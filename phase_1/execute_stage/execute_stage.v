==> flow/design.v <==
module alu(
    input [15:0] Op1,
    input [15:0] Op2,
    input [1:0]  AlUmode,
    input [1:0] carrySelect,
    output [2:0] conditionCodeRegister,
    output reg [15:0] result
);
    reg carry;
    wire zero, negative;
    always @* begin
        carry = 0;
        case (AlUmode)
            2'b00: 
                {carry, result} = Op1 + Op2;
            2'b01: result =  ~Op1;
            2'b10: result = Op1;
            2'b11: result = 16'b0;
            default: result = 16'b0;
        endcase
    end
    assign negative = result[15];
    assign zero = (result == 0);
    assign conditionCodeRegister = {carry, negative, zero};
endmodule
module execute_stage (
    input clk,  
    input reset,  
    input [15:0] Op1,  
    input [15:0] Op2,  
    input [1:0] AlUmode,  
    output [15:0] result_r,  
    output [2:0] conditionCodeRegister_r,  
    input [1:0] carrySelect,  
    input RegWrite,
    output RegWrite_r,
    input [2:0] reg_write_address_from_decode,
    output [2:0] reg_write_address_to_memory,
    input [15:0] sign_extend_from_decode,
    output [15:0] sign_extend_to_memory,
    input write_back_select_from_decode,
    output write_back_select_to_memory,
    input [15:0] reg_file_read_data1_from_decode,
    input [15:0] reg_file_read_data2_from_decode,
    output [15:0] reg_file_read_data1_to_mem,
    output [15:0] reg_file_read_data2_to_mem,
    input memRead_from_decode,
    output memRead_to_mem,
    input memWrite_from_decode,
    output memWrite_to_mem
);
    wire [15:0] result;
    var_reg  #(.size(16))
    pip_EX_MEM (
        .clk (clk),
        .rst(reset),
        .D (result),
        .Q (result_r)
    );
    wire [2:0] conditionCodeRegister;
    var_reg  #(.size(3))
    pip_EX_MEMM (
        .clk (clk && AlUmode!=2'b11),
        .rst(reset),
        .D (conditionCodeRegister),
        .Q (conditionCodeRegister_r)
    );
    var_reg  #(.size(1))
    pip_EX_MEM_regs (
        .clk (clk),
        .rst(reset),
        .D (RegWrite),
        .Q (RegWrite_r)
    );
    var_reg  #(.size(3))
    pip_EX_MEM_regs2 (
        .clk (clk),
        .rst(reset),
        .D (reg_write_address_from_decode),
        .Q (reg_write_address_to_memory)
    );
    var_reg  #(.size(16))
    pip_EX_MEM_regs3 (
        .clk (clk),
        .rst(reset),
        .D (sign_extend_from_decode),
        .Q (sign_extend_to_memory)
    );
    var_reg  #(.size(1))
    pip_EX_MEM_regs4 (
        .clk (clk),
        .rst(reset),
        .D (write_back_select_from_decode),
        .Q (write_back_select_to_memory)
    );
    var_reg  #(.size(16*2))
    pip_EX_MEM_regs45 (
        .clk (clk ),
        .rst(reset),
        .D ({
        reg_file_read_data1_from_decode,
        reg_file_read_data2_from_decode
        }),
        .Q ({
        reg_file_read_data1_to_mem,
        reg_file_read_data2_to_mem
        })
    );
    var_reg  #(.size(2))
    pip_EX_MEM_regs5 (
        .clk (clk),
        .rst (reset),
        .D ({memRead_from_decode,
        memWrite_from_decode
        }),
        .Q ({
        memRead_to_mem,
        memWrite_to_mem
        })
    );
    alu
    alu_dut (
        .Op1 (Op1),
        .Op2 (Op2),
        .AlUmode (AlUmode),
        .carrySelect (carrySelect),
        .conditionCodeRegister (conditionCodeRegister),
        .result (result)
    );
endmodule
module var_reg #(parameter size = 8)(
    input [size-1:0] D,
    input clk,
    input rst,
    output reg [size-1:0] Q
);
    always @(posedge clk, posedge rst)
    begin
        if (rst)
            Q <= 'bz;
        else
            Q <= D;
    end
endmodule
# Reports on execute_stage
# What the tools print for execute_stage, step after step.
# Line numbers count from 1 in the design file above.
# Operators carry their Yosys type and port widths (W data, S select, Z words).
# Cell names lack the library's common part.
# The mark n/a stands for no value.
[design]
design = "execute_stage"
clk_port = "clk"
cell_library = "sky130hd"
corner = "tt_025C_1v80"

# Word-level counts
# Counts by Yosys on the flattened word-level netlist (proc, flatten, opt, wreduce; memories kept). Register bits leave out memories and registers merged into their read ports (data or address); mux counts leave out enables and synchronous resets folded into registers. Print and check cells are left out. Cells with the same type and inputs are merged into one.
[word_totals]
ff_bits = 74
inputBits = 93
out_inout_bits = 74
word_cells = 20
[op_classes]
n_reduce_logical = 4
n_addsub = 1
muxes = 2
n_logic = 1
eq_ne = 4
[op_table]
columns = ["cell", "n"]
rows = [
  ["$pmux W16 S4", 1],
  ["$add A16 B16 Y17", 1],
  ["$not A16 Y16", 1],
  ["$logic_not A16 Y1", 1],
  ["$eq A2 B2 Y1 const B", 2],
  ["$reduce_or A3 Y1", 1],
  ["$eq A2 B1 Y1 const B", 1],
  ["$ne A2 B2 Y1 const B", 1],
  ["$logic_not A2 Y1", 1],
  ["$pmux W1 S2", 1],
  ["$logic_and A1 B1 Y1", 1],
]

# Logic depth
# Depth = most cells in a row (Yosys ltp): at word level without a register or memory, in the mapped netlist without a sequential cell, where the memories' decode and read muxes count.
[logic_depth]
depth_word = 3
ABC_AREA = 0
ltp_mapped = 10
mapped_depth_nobuf = 10

# Mapped cells and area
# The flow's flattened synthesis, as Yosys stat reports it; memories are mapped. The netlist is that of the ABC_AREA named above (0 if unset); the other value can give another one.
[types]
columns = ["cell_type", "n", "area_total_um2"]
rows = [
  ["dfrtp_1", 74, 1.85E+03],
  ["ha_1", 16, 200.192],
  ["mux2i_1", 10, 100.096],
  ["a21oi_1", 14, 70.067],
  ["nor2_1", 17, 63.811],
  ["xor2_1", 6, 52.55],
  ["and3_1", 8, 50.048],
  ["o21ai_0", 10, 50.048],
  ["a21o_1", 6, 45.043],
  ["buf_6", 4, 45.043],
  ["or4_1", 6, 45.043],
  ["xnor2_1", 5, 43.792],
  ["o211ai_1", 4, 30.029],
  ["o31a_2", 3, 30.029],
  ["clkbuf_8", 2, 27.526],
  ["a221oi_1", 3, 26.275],
  ["a2111o_1", 2, 22.522],
  ["nand2_1", 6, 22.522],
]
# Not listed: further types 30, cells in them 43.
[synth_totals]
ffs = 74
seqArea_um2 = 1851.8
buffers = 7
mapped_cells = 239
synth_area_um2 = 3093.0
# By module: a second synthesis without flattening, with its own total; a netlist apart from the flattened one above.
[unflattened]
cells_unflattened = 231
hier_area_um2 = 3002.9
# Each row is one instance without its submodules.
[by_module]
columns = ["module", "seq_area_um2", "area_um2", "instances", "cells"]
rows = [
  ["alu", 0.0, 1109.8, 1, 148],
  ["var_reg (size=16)", 400.4, 404.1, 2, 17],
  ["var_reg (size=32)", 800.8, 804.5, 1, 33],
  ["var_reg (size=3)", 75.1, 78.8, 2, 4],
  ["var_reg (size=1)", 25.0, 28.8, 2, 2],
  ["var_reg (size=2)", 50.0, 53.8, 1, 3],
  ["execute_stage", 0.0, 11.3, 1, 1],
]

Subject: flow runs of execute_stage

Hi,

2 stored runs of execute_stage in the flow (synthesis by Yosys, layout by OpenROAD, sky130hd cells), in arbitrary order. Constraints: input delay and output delay 20% of the set period each, output load 0.01 pF.
"clock_period_reached_ns": clock period set for the run, less the worst setup slack. It is reckoned from that one timing run; input and output delays stay at 20% of the period that was set.
"timing.worst_path_ns" = time allowed to the worst setup path (clock period - input delay - output delay, where it has them) - its slack; a late launch clock adds to it, a late capture clock takes from it.
"power_total_uw": no workload was simulated; the value follows from the tool's default switching activity.

# run A
==> flow/run.sh <==
#!/bin/bash
# the make line also repeats the synthesis and layout settings of config.mk as NAME=value (left out here)
make -C /OpenROAD-flow-scripts/flow DESIGN_CONFIG=/design/flow/config.mk WORK_HOME=/design/flow/orfs CLKGATE_MAP_FILE= finish
==> flow/config.mk <==
export PLATFORM = sky130hd
export DESIGN_NAME = execute_stage
export DESIGN_NICKNAME = execute_stage
export VERILOG_FILES = /design/flow/design.v
export SDC_FILE = /design/flow/constraint.sdc
export NUM_CORES = 4
export LEC_CHECK = 0
export CAP_MARGIN = 20
export CELL_PAD_IN_SITES_DETAIL_PLACEMENT = 1
export CELL_PAD_IN_SITES_GLOBAL_PLACEMENT = 3
export CORE_MARGIN = 2
export CORE_UTILIZATION = 28
export GPL_TIMING_DRIVEN = 1
export MAX_ROUTING_LAYER = met5
export SETUP_SLACK_MARGIN = 1.48
export SLEW_MARGIN = 10
==> flow/constraint.sdc <==
create_clock -name core_clock -period 5.2 [get_ports {clk}]
set_input_delay 1.0400 -clock core_clock [delete_from_list [all_inputs] [get_ports {clk}]]
set_output_delay 1.0400 -clock core_clock [all_outputs]
set_load 0.01 [all_outputs]

==> run A: results <==
final_stdcell_area_um2=5195.0
timing.worst_path_ns=2.54
timing.worst_path_kind="in2reg"
worstSetupSlack_ns=1.616
die_footprint_um2=11902.8
total_negative_slack_ns=0.000
clock_period_reached_ns=3.584
power_total_uw=1572
yosys.chip_area_um2=3093.0
util_pct=48.1

# run B
==> flow/run.sh <==
#!/bin/bash
# the make line also repeats the synthesis and layout settings of config.mk as NAME=value (left out here)
make -C /OpenROAD-flow-scripts/flow DESIGN_CONFIG=/design/flow/config.mk WORK_HOME=/design/flow/orfs CLKGATE_MAP_FILE= finish
==> flow/config.mk <==
export PLATFORM = sky130hd
export DESIGN_NAME = execute_stage
export DESIGN_NICKNAME = execute_stage
export VERILOG_FILES = /design/flow/design.v
export SDC_FILE = /design/flow/constraint.sdc
export NUM_CORES = 4
export LEC_CHECK = 0
export CAP_MARGIN = 20
export CELL_PAD_IN_SITES_GLOBAL_PLACEMENT = 3
export CORE_MARGIN = 9
export CORE_UTILIZATION = 50
export CTS_CLUSTER_DIAMETER = 256
export CTS_CLUSTER_SIZE = 65
export GPL_ROUTABILITY_DRIVEN = 0
export PLACE_DENSITY_LB_ADDON = 0.03
export SLEW_MARGIN = 40
export TNS_END_PERCENT = 30
==> flow/constraint.sdc <==
create_clock -name core_clock -period 5.21 [get_ports {clk}]
set_input_delay 1.0420 -clock core_clock [delete_from_list [all_inputs] [get_ports {clk}]]
set_output_delay 1.0420 -clock core_clock [all_outputs]
set_load 0.01 [all_outputs]

==> run B: results <==
outcome="no results, placement failed with FLW-0024"

Regards
